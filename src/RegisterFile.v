==> flow/design.v <==
module RegisterFile (rr1, rr2, wr, wd, reg_write, rd1, rd2, clock);
  input [1:0] rr1, rr2;   
  input [1:0] wr;         
  input [15:0] wd;        
  input reg_write;        
  input clock;            
  output [15:0] rd1, rd2;   
  reg [15:0] regs[0:3];   
  assign rd1 = regs[rr1];
  assign rd2 = regs[rr2];
  initial regs[0] = 0;
  always @(negedge clock)
    if (reg_write == 1 && wr != 0)  
      regs[wr] <= wd;
endmodule
== Step by step through the tools: RegisterFile ==
What the tools print for RegisterFile, step after step.
Lines are those of the file above, counted from 1.
Cell names lack the library's common part.
Not given: --
Set-up
  top module: RegisterFile
  clock: clock
  cell library: sky130hd
  timing corner: tt_025C_1v80

== After elaboration ==
Counts by Yosys on the flattened word-level netlist (proc, flatten, opt, wreduce; memories kept). Register bits leave out memories and registers merged into their read ports (data or address); mux counts leave out enables and synchronous resets folded into registers. Print and check cells are left out. Cells with the same type and inputs are merged into one.
Yosys's memory passes give these memory sizes; they may raise the number of words (mostly to a power of two), join words into wider ones and drop unused or constant bits.
Bit counts
  memories: 1
  output and inout bits: 32
  memory bits (writable): 64
  word-level cells: 6
  flip-flop bits (word level): 0
  input bits: 24
Memories
  regs: words 4, width 16, read ports 2, write ports 1, RTL line 8  | reg [15:0] regs[0:3];
Operators by class
  reduce/logical cells: 2
  multiplexer cells: 3
Operator list (count)
  16-bit 2-to-1 mux: 1
  2-bit nonzero test: 1
  2-bit 2-to-1 mux: 1
  1-bit logical AND: 1
  1-bit 2-to-1 mux: 1

== Longest topological paths ==
Longest topological path by Yosys (ltp), each cell counted once; first at word level (registers and memories cut), then after technology mapping (sequential cells cut; the memories' decode and read muxes count).
Depth
  depth after elaboration: 3
  ABC_AREA: 0
  gate-level depth with buffers: 3
  mapped depth without buffers: 1

== Netlist ==
Yosys stat after the flow's synthesis: flattened, memories mapped to cells. It holds for the ABC_AREA given above (unset counts as 0); a run with the other value may have another netlist.
Cell types
  edfxtp_1: count 64, total area 1.92E+03 sq um
  mux4_2: count 20, total area 450.432 sq um
  mux4_1: count 12, total area 315.302 sq um
  buf_12: count 2, total area 40.038 sq um
  buf_6: count 2, total area 22.522 sq um
  buf_2: count 4, total area 20.019 sq um
  and3b_1: count 2, total area 17.517 sq um
  and3_1: count 1, total area 6.256 sq um
  conb_1: count 1, total area 3.754 sq um
  inv_1: count 1, total area 3.754 sq um
Synthesis totals
  mapped cells: 109
  buffer cells: 8
  mapped area: 2801.4 sq um
  flip-flop cells: 64
  area of sequential cells: 1921.8 sq um

Subject: RegisterFile on sky130hd, stored results

Hello all,

Measured data: module RegisterFile, platform sky130hd, 2 stored runs of the flow under differing settings, order arbitrary. Input and output delays are each 20% of the period that was set; the output load is 0.01 pF.
"finish__power__total" is the tool's figure for a default switching activity; nothing was simulated.

Flow files of run A
==> flow/run.sh <==
#!/bin/bash
# the make line also repeats the synthesis and layout settings of config.mk as NAME=value (left out here)
make -C /OpenROAD-flow-scripts/flow DESIGN_CONFIG=/design/flow/config.mk WORK_HOME=/design/flow/orfs CLKGATE_MAP_FILE= finish
==> flow/config.mk <==
export PLATFORM = sky130hd
export DESIGN_NAME = RegisterFile
export DESIGN_NICKNAME = RegisterFile
export VERILOG_FILES = /design/flow/design.v
export SDC_FILE = /design/flow/constraint.sdc
export NUM_CORES = 4
export LEC_CHECK = 0
export CAP_MARGIN = 25
export CORE_MARGIN = 4
export CORE_UTILIZATION = 46
export CTS_CLUSTER_SIZE = 72
export MIN_ROUTING_LAYER = met1
export PLACE_DENSITY_LB_ADDON = 0.07
export SLEW_MARGIN = 5
export TNS_END_PERCENT = 90
==> flow/constraint.sdc <==
create_clock -name core_clock -period 1.82 [get_ports {clock}]
set_input_delay 0.3640 -clock core_clock [delete_from_list [all_inputs] [get_ports {clock}]]
set_output_delay 0.3640 -clock core_clock [all_outputs]
set_load 0.01 [all_outputs]

report of run A
yosys chip area after synthesis (um^2): 2801.4
finish__design__die__area: 7402.9
finish__design__instance__area__stdcell: 4007.6
finish__design__instance__utilization: 0.6769
finish__timing__setup__ws: -0.848
finish__timing__setup__tns: -26.393
finish__timing__hold__ws: 1.421
finish__power__total: 3.856e-03

Flow files of run B
==> flow/run.sh <==
#!/bin/bash
# the make line also repeats the synthesis and layout settings of config.mk as NAME=value (left out here)
make -C /OpenROAD-flow-scripts/flow DESIGN_CONFIG=/design/flow/config.mk WORK_HOME=/design/flow/orfs CLKGATE_MAP_FILE= finish
==> flow/config.mk <==
export PLATFORM = sky130hd
export DESIGN_NAME = RegisterFile
export DESIGN_NICKNAME = RegisterFile
export VERILOG_FILES = /design/flow/design.v
export SDC_FILE = /design/flow/constraint.sdc
export NUM_CORES = 4
export LEC_CHECK = 0
export CAP_MARGIN = 25
export CELL_PAD_IN_SITES_DETAIL_PLACEMENT = 2
export CORE_MARGIN = 6
export CORE_UTILIZATION = 64
export GPL_TIMING_DRIVEN = 1
export MIN_ROUTING_LAYER = met2
export SLEW_MARGIN = 20
==> flow/constraint.sdc <==
create_clock -name core_clock -period 4.26 [get_ports {clock}]
set_input_delay 0.8520 -clock core_clock [delete_from_list [all_inputs] [get_ports {clock}]]
set_output_delay 0.8520 -clock core_clock [all_outputs]
set_load 0.01 [all_outputs]

report of run B: did not finish, place, DPL-0033

Thanks
